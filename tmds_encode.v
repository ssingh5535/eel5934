==> flow/design.v <==
module tmds_encode(
        input pixel_clk, 
        input rst, 
        input [1:0] ctl, 
        input active, 
        input [7:0] pdata,
        output [9:0] tmds_data
    );
integer i,j; 
reg [8:0] p_xor ; 
reg [8:0] p_xnor ; 
reg active_1 ; 
reg [1:0] ctl_1; 
reg [7:0] pdata_1;
reg [3:0] ones_1;  
reg [3:0] ones_xor;   
reg [3:0] ones_xnor;   
reg active_2 ; 
reg [1:0] ctl_2; 
reg [8:0] pdata_2;
reg [3:0] ones_2;  
reg [3:0] zeros_2; 
reg signed [5:0] diff_2 ; 
reg signed [5:0] disparity ; 
reg [9:0] tdata; 
always @(*) 
begin 
    p_xor [0] = pdata [0] ; 
    for (i = 1 ; i < 8 ; i = i + 1) begin 
        p_xor [i] = p_xor [i - 1] ^ pdata [i] ;
    end 
    p_xor [8] = 1'b1; 
end 
always @(*) 
begin 
    p_xnor [0] = pdata [0] ; 
    for (j = 1 ; j < 8 ; j = j + 1) begin 
        p_xnor [ j ] = p_xnor [ j - 1] ~^ pdata [j] ;
    end 
    p_xnor [8] = 1'b0; 
end 
always @ (posedge pixel_clk) 
begin 
    active_1    <= active; 
    ctl_1       <= ctl;
    pdata_1     <= pdata; 
    ones_1      <= pdata [ 0]  + pdata [ 1] + pdata [ 2]  + pdata [ 3] + pdata [ 4] + pdata [ 5] +pdata [ 6] + pdata [ 7] ; 
    ones_xor    <= p_xor [ 0 ] + p_xor [ 1 ] + p_xor [ 2 ] + p_xor [ 3 ] + p_xor [ 4 ] + p_xor [ 5 ] + p_xor [ 6 ] + p_xor [ 7 ];
    ones_xnor   <= p_xnor [0]  + p_xnor [1] + p_xnor [2] + p_xnor [3] + p_xnor [4] + p_xnor [5] + p_xnor [6] + p_xnor [7] ;
 end 
always @ (posedge pixel_clk) 
begin    
    active_2    <= active_1; 
    ctl_2       <= ctl_1; 
    if (( ones_1 > 4 ) || (ones_1 == 4 && pdata_1 [0 ] == 1'b0 )) begin 
        pdata_2 <= p_xnor;
        ones_2  <= ones_xnor; 
        zeros_2 <= 8 - ones_xnor; 
        diff_2  <= $signed(ones_xnor) + $signed (ones_xnor) - 8 ; 
    end else begin 
        pdata_2 <= p_xor; 
        ones_2  <= ones_xor; 
        zeros_2 <= 8 - ones_xor; 
        diff_2  <= $signed (ones_xor) + $signed ( ones_xor) - 8 ; 
    end 
end 
always @ (posedge pixel_clk) 
begin    
    if (rst) begin 
        tdata   <= 10'b 11_0101_0100; 
        disparity <= 0 ; 
    end else if (~active_2) begin   
        if (ctl == 2'b00) begin 
            tdata <= 10'b 11_0101_0100;
        end else if ( ctl == 2'b01) begin 
            tdata <= 10'b 00_1010_1011;
        end else if ( ctl == 2'b10) begin 
            tdata <= 10'b 01_0101_0100;
        end else begin 
            tdata <= 10'b 10_1010_1011; 
        end 
        disparity <=0 ;  
     end else begin  
           if (( disparity ==  0 )  || (ones_2 == 4) ) begin 
                if ( pdata_2 [ 8 ] ) begin 
                    tdata <= { 1'b0 , 1'b1 , pdata_2 [ 7 : 0 ] }; 
                    disparity <= disparity + diff_2 ; 
                end else begin 
                    tdata <= { 1'b1 , 1'b0 , ~pdata_2 [ 7 : 0 ] }; 
                    disparity <= disparity - diff_2 ;
                end 
           end else begin 
               if (( disparity > 0 && ones_2 > 4 ) || (disparity < 0 && ones_2 < 4)) begin 
                    if (pdata_2 [ 8 ] ) begin 
                        tdata <= { 1'b1 , 1'b1 , ~pdata_2 [ 7 : 0 ] }; 
                        disparity <= disparity - diff_2 + 2  ;
                    end else begin 
                        tdata <= { 1'b1 , 1'b0 , ~pdata_2 [ 7 : 0 ] }; 
                        disparity <= disparity - diff_2   ;    
                    end 
               end else begin 
                   if (pdata_2 [ 8 ] ) begin 
                        tdata <= {1'b0, 1'b1, pdata_2 [ 7 : 0 ] } ; 
                        disparity <= disparity + diff_2; 
                   end else begin 
                        tdata <= {1'b0, 1'b0, pdata_2 [ 7 : 0 ] } ; 
                        disparity <= disparity + diff_2 -2 ;
                   end 
               end 
            end 
    end
 end 
 assign tmds_data = tdata;  
endmodule
Step by step through the tools: tmds_encode
What the tools print for tmds_encode, step after step.
Lines are those of the file above, counted from 1.
{"block": "design", "top": "tmds_encode", "clock": "pixel_clk", "cell_library": "sky130hd", "lib_corner": "tt_025C_1v80"}

Word-level counts
Source: Yosys, flattened and elaborated, memories not mapped. Widths are those after wreduce. Registers that Yosys merges into a memory's read port (data or address) are not register bits. Print and check cells do not count.
{"block": "bits", "regBits": 50, "inputBits": 13, "output_inout_bits": 10, "elab_cells": 94}
{"block": "op_classes", "addsub": 31, "n_cmp": 5, "n_eq": 4, "muxes": 17, "bitwise": 17, "n_reduce_logical": 9}
{"block": "op_table", "operator": "2-to-1 mux 10 bit", "n": 7}
{"block": "op_table", "operator": "adder 4 x 1 -> 4 bit", "n": 12}
{"block": "op_table", "operator": "2-to-1 mux 6 bit", "n": 6}
{"block": "op_table", "operator": "2-to-1 mux 9 bit", "n": 3}
{"block": "op_table", "operator": "adder 3 x 1 -> 4 bit", "n": 3}
{"block": "op_table", "operator": "subtractor 5 x 5 -> 6 bit (second input constant)", "n": 2}
{"block": "op_table", "operator": "adder 6 bit", "n": 2}
{"block": "op_table", "operator": "subtractor 6 bit", "n": 2}
{"block": "op_table", "operator": "adder 4 x 4 -> 5 bit", "n": 2}
{"block": "op_table", "operator": "adder 2 x 1 -> 3 bit", "n": 3}
{"block": "op_table", "operator": "> comparator 4 x 3 -> 1 bit (second input constant)", "n": 2}
{"block": "op_table", "operator": "equality test 4 x 3 -> 1 bit (second input constant)", "n": 2}
{"block": "op_table", "operator": "inverter 8 bit", "n": 1}
{"block": "op_table", "operator": "bitwise XNOR 1 bit", "n": 7}
{"block": "op_table", "operator": "XOR 1 bit", "n": 7}
{"block": "op_table", "operator": "adder 1 x 1 -> 2 bit", "n": 3}
{"block": "op_table", "operator": "> comparator 6 x 1 -> 1 bit (second input constant)", "n": 1}
{"block": "op_table", "operator": "less-than comparator 6 x 1 -> 1 bit (second input constant)", "n": 1}
{"block": "op_table", "operator": "adder 6 x 3 -> 6 bit (second input constant)", "n": 1}
{"block": "op_table", "operator": "subtractor 6 x 3 -> 6 bit (second input constant)", "n": 1}
{"block": "op_table", "operator": "logical NOT 6 bit", "n": 1}
{"block": "op_table", "operator": "less-than comparator 4 x 3 -> 1 bit (second input constant)", "n": 1}
{"block": "op_table", "operator": "2-to-1 mux 4 bit", "n": 1}
{"block": "op_table", "operator": "logical AND 1 bit", "n": 3}
{"block": "op_table", "operator": "logical OR 1 bit", "n": 3}
{"block": "op_table", "operator": "inverter 1 bit", "n": 2}
{"block": "op_table", "operator": "equality test 2 x 1 -> 1 bit (second input constant)", "n": 1}
{"block": "op_table", "operator": "equality test 2 bit (second input constant)", "n": 1}
Other operator kinds: 2; their cells: 2.

Longest topological paths
Longest topological path by Yosys (ltp), each cell counted once; first at word level (registers and memories cut), then after technology mapping (sequential cells cut; the memories' decode and read muxes count).
{"block": "depth", "ltp_word": 8, "abc_area": 0, "ltp_mapped": 11, "ltp_nobuf": 11}

Synthesis result
Source: synth_stat.txt of the flow (Yosys; design flattened, memories mapped). It holds for the ABC_AREA given above (unset counts as 0); a run with the other value may have another netlist.
{"block": "types", "cell": "sky130_fd_sc_hd__dfxtp_1", "n": 45, "area_total_um2": 900.864}
{"block": "types", "cell": "sky130_fd_sc_hd__ha_1", "n": 34, "area_total_um2": 425.408}
{"block": "types", "cell": "sky130_fd_sc_hd__xnor2_1", "n": 31, "area_total_um2": 271.51}
{"block": "types", "cell": "sky130_fd_sc_hd__fa_1", "n": 13, "area_total_um2": 260.25}
{"block": "types", "cell": "sky130_fd_sc_hd__inv_1", "n": 45, "area_total_um2": 168.912}
{"block": "types", "cell": "sky130_fd_sc_hd__xor2_1", "n": 13, "area_total_um2": 113.859}
{"block": "types", "cell": "sky130_fd_sc_hd__a21oi_1", "n": 20, "area_total_um2": 100.096}
{"block": "types", "cell": "sky130_fd_sc_hd__mux2_2", "n": 5, "area_total_um2": 56.304}
{"block": "types", "cell": "sky130_fd_sc_hd__nand2_1", "n": 14, "area_total_um2": 52.55}
{"block": "types", "cell": "sky130_fd_sc_hd__mux2i_1", "n": 5, "area_total_um2": 50.048}
{"block": "types", "cell": "sky130_fd_sc_hd__nor2_1", "n": 13, "area_total_um2": 48.797}
{"block": "types", "cell": "sky130_fd_sc_hd__nor2b_1", "n": 6, "area_total_um2": 37.536}
{"block": "types", "cell": "sky130_fd_sc_hd__o21ai_0", "n": 7, "area_total_um2": 35.034}
{"block": "types", "cell": "sky130_fd_sc_hd__xnor2_2", "n": 2, "area_total_um2": 32.531}
{"block": "types", "cell": "sky130_fd_sc_hd__a211oi_1", "n": 3, "area_total_um2": 22.522}
{"block": "types", "cell": "sky130_fd_sc_hd__mux2i_4", "n": 1, "area_total_um2": 22.522}
{"block": "types", "cell": "sky130_fd_sc_hd__nand2b_1", "n": 3, "area_total_um2": 18.768}
{"block": "types", "cell": "sky130_fd_sc_hd__xor2_2", "n": 1, "area_total_um2": 16.266}
Other cell types: 17; their cells: 27.
{"block": "mapped", "stdcells": 288, "yosys_area_um2": 2816.5, "seqArea_um2": 900.9, "ffs": 45, "buf_cells": 7}

Path before layout
Source: OpenSTA report_checks on the synthesized netlist (no wires, ideal clock, input and output delay 20% of the period each), path of least setup slack; recovery checks are left aside. Register names are those of the netlist, which keeps one name where synthesis merged equal registers.
{"block": "synth_timing", "path_type": "input to register", "start": "input pdata[0]", "end": "register ones_xnor[2]", "period_ns": 3.22, "input_delay_ns": 0.644, "setup_ns": 0.119, "launch_ns": 0.644, "t_arrival_ns": 3.196, "required_ns": 3.101, "path_slack_ns": -0.095, "delay_ns": 2.671, "stages": 10, "n_path_buf": 0, "period_less_setup_slack_ns": 3.315}
"delay_ns" = arrival - input delay + setup time.
"stages" counts driving pins, that of a launching flip-flop among them; a cell with two outputs on the path counts twice.
"period_less_setup_slack_ns" = period - worst setup slack (recovery checks aside). The figure is calculated, with input and output delays left at 20% of the set period.
The rows between start and end are the longest chain of elaborated cells between them; the timing report does not say that the signal goes this way. Where chains are equally long, one stands for them.
A line is the first line of the expression or statement that the cell stems from. Yosys adds cells for indexed reads and writes and turns some case tables into memories.
{"block": "synth_between", "path_cell_list": "sky130_fd_sc_hd__ha_1 > sky130_fd_sc_hd__xor2_2 > sky130_fd_sc_hd__xnor2_1 > sky130_fd_sc_hd__xnor2_1 > sky130_fd_sc_hd__inv_1 > sky130_fd_sc_hd__fa_1 > sky130_fd_sc_hd__inv_1 > sky130_fd_sc_hd__ha_1 > sky130_fd_sc_hd__fa_1 > sky130_fd_sc_hd__xor2_1", "elab_chain_cells": 8, "cone_cells": 14, "cone_lines": 2, "cone_classes": "7 x add/sub; 7 x logic"}
{"block": "synth_rtl", "element": "from (decl)", "line": 6, "source": "input [7:0] pdata,"}
{"block": "synth_rtl", "element": "bitwise XNOR 1 bit", "line": 38, "source": "p_xnor [ j ] = p_xnor [ j - 1] ~^ pdata [j] ;"}
{"block": "synth_rtl", "element": "adder 1 x 1 -> 2 bit", "line": 49, "source": "ones_xnor   <= p_xnor [0]  + p_xnor [1] + p_xnor [2] + p_xnor [3] + p_xnor [4] + p_xnor [5] + p_xnor [6] + p_x ..."}
{"block": "synth_rtl", "element": "adder 2 x 1 -> 3 bit", "line": 49}
{"block": "synth_rtl", "element": "adder 3 x 1 -> 4 bit", "line": 49}
{"block": "synth_rtl", "element": "adder 4 x 1 -> 4 bit (4 in a row)", "line": 49}
{"block": "synth_rtl", "element": "to (assign)", "line": 49}
{"block": "synth_rtl", "element": "to (decl)", "line": 17, "source": "reg [3:0] ones_xnor;"}

Worst path after layout
From the final timing report of record 2: the path of least setup slack in the routed layout; clock arrival at registers is part of the times.
{"block": "layout_timing", "path_type": "input to register", "start": "input pdata[0]", "end": "register ones_xor[1]", "period_ns": 3.57, "input_delay_ns": 0.71, "setup_ns": 0.09, "launch_ns": 0.71, "t_arrival_ns": 3.19, "required_ns": 3.77, "path_slack_ns": 0.58, "stages": 12, "n_path_buf": 2}
The rows between start and end are the longest chain of elaborated cells between them; the timing report does not say that the signal goes this way. Where chains are equally long, one stands for them.
{"block": "layout_between", "path_cell_list": "sky130_fd_sc_hd__buf_8 > sky130_fd_sc_hd__ha_4 > sky130_fd_sc_hd__xor2_4 > sky130_fd_sc_hd__xnor2_2 > sky130_fd_sc_hd__xnor2_2 > sky130_fd_sc_hd__buf_4 > sky130_fd_sc_hd__xnor2_4 > sky130_fd_sc_hd__fa_2 > sky130_fd_sc_hd__ha_4 > sky130_fd_sc_hd__inv_2 > sky130_fd_sc_hd__fa_2 > sky130_fd_sc_hd__inv_1", "elab_chain_cells": 8, "cone_cells": 14, "cone_lines": 2, "cone_classes": "7 x add/sub; 7 x logic"}
{"block": "layout_rtl", "element": "from (decl)", "line": 6, "source": "input [7:0] pdata,"}
{"block": "layout_rtl", "element": "XOR 1 bit", "line": 30, "source": "p_xor [i] = p_xor [i - 1] ^ pdata [i] ;"}
{"block": "layout_rtl", "element": "adder 1 x 1 -> 2 bit", "line": 48, "source": "ones_xor    <= p_xor [ 0 ] + p_xor [ 1 ] + p_xor [ 2 ] + p_xor [ 3 ] + p_xor [ 4 ] + p_xor [ 5 ] + p_xor [ 6 ] ..."}
{"block": "layout_rtl", "element": "adder 2 x 1 -> 3 bit", "line": 48}
{"block": "layout_rtl", "element": "adder 3 x 1 -> 4 bit", "line": 48}
{"block": "layout_rtl", "element": "adder 4 x 1 -> 4 bit (4 in a row)", "line": 48}
{"block": "layout_rtl", "element": "to (assign)", "line": 48}
{"block": "layout_rtl", "element": "to (decl)", "line": 16, "source": "reg [3:0] ones_xor;"}

==> runs of tmds_encode <==
Record of 2 stored runs of the RTL-to-layout flow on tmds_encode, platform sky130hd. The runs are unordered. Constraints: input delay and output delay 20% of the set period each, output load 0.01 pF.
By "achieved_period_ns" is meant the clock period of the run minus its worst setup slack. This is arithmetic on one report: input and output delays are still those of the set period (20% each).
"critical_path_time_ns" means the part of the period allowed to the worst setup path (the constraints hold back 20% at inputs and 20% at outputs) less its slack; where the path has registers, the arrival times of their clocks count too.
"final_power_mw": no workload was simulated; the value follows from the tool's default switching activity.

Record 1
==> flow/run.sh <==
#!/bin/bash
# the make line also repeats the synthesis and layout settings of config.mk as NAME=value (left out here)
make -C /OpenROAD-flow-scripts/flow DESIGN_CONFIG=/design/flow/config.mk WORK_HOME=/design/flow/orfs CLKGATE_MAP_FILE= finish
==> flow/config.mk <==
export PLATFORM = sky130hd
export DESIGN_NAME = tmds_encode
export DESIGN_NICKNAME = tmds_encode
export VERILOG_FILES = /design/flow/design.v
export SDC_FILE = /design/flow/constraint.sdc
export NUM_CORES = 4
export LEC_CHECK = 0
export ABC_AREA = 0
export CAP_MARGIN = 5
export CELL_PAD_IN_SITES_DETAIL_PLACEMENT = 1
export CELL_PAD_IN_SITES_GLOBAL_PLACEMENT = 3
export CORE_ASPECT_RATIO = 0.6
export CORE_MARGIN = 10
export CORE_UTILIZATION = 58
export SETUP_SLACK_MARGIN = 0.18
export SLEW_MARGIN = 35
==> flow/constraint.sdc <==
create_clock -name core_clock -period 4.17 [get_ports {pixel_clk}]
set_input_delay 0.8340 -clock core_clock [delete_from_list [all_inputs] [get_ports {pixel_clk}]]
set_output_delay 0.8340 -clock core_clock [all_outputs]
set_load 0.01 [all_outputs]

==> results of record 1, as JSON <==
{
  "outcome": "did not finish, placement stopped with GPL-0301"
}

Record 2
==> flow/run.sh <==
#!/bin/bash
# the make line also repeats the synthesis and layout settings of config.mk as NAME=value (left out here)
make -C /OpenROAD-flow-scripts/flow DESIGN_CONFIG=/design/flow/config.mk WORK_HOME=/design/flow/orfs CLKGATE_MAP_FILE= finish
==> flow/config.mk <==
export PLATFORM = sky130hd
export DESIGN_NAME = tmds_encode
export DESIGN_NICKNAME = tmds_encode
export VERILOG_FILES = /design/flow/design.v
export SDC_FILE = /design/flow/constraint.sdc
export NUM_CORES = 4
export LEC_CHECK = 0
export CAP_MARGIN = 20
export CORE_MARGIN = 2
export CORE_UTILIZATION = 40
export SETUP_SLACK_MARGIN = 0.95
export SLEW_MARGIN = 20
==> flow/constraint.sdc <==
create_clock -name core_clock -period 3.57 [get_ports {pixel_clk}]
set_input_delay 0.7140 -clock core_clock [delete_from_list [all_inputs] [get_ports {pixel_clk}]]
set_output_delay 0.7140 -clock core_clock [all_outputs]
set_load 0.01 [all_outputs]

==> results of record 2, as JSON <==
{
  "setup_ws_ns": 0.578,
  "setupTns_ns": 0.000,
  "critical_path_time_ns": 2.28,
  "worst_setup_path_type": "input to register",
  "ws_hold_ns": 0.332,
  "achieved_period_ns": 2.992,
  "final_power_mw": 3.496,
  "finish.utilization_frac": 0.544,
  "yosys_chip_area_um2": 2816.5,
  "dieArea_um2": 7728.2,
  "post_route_stdcell_area_um2": 3696.0
}
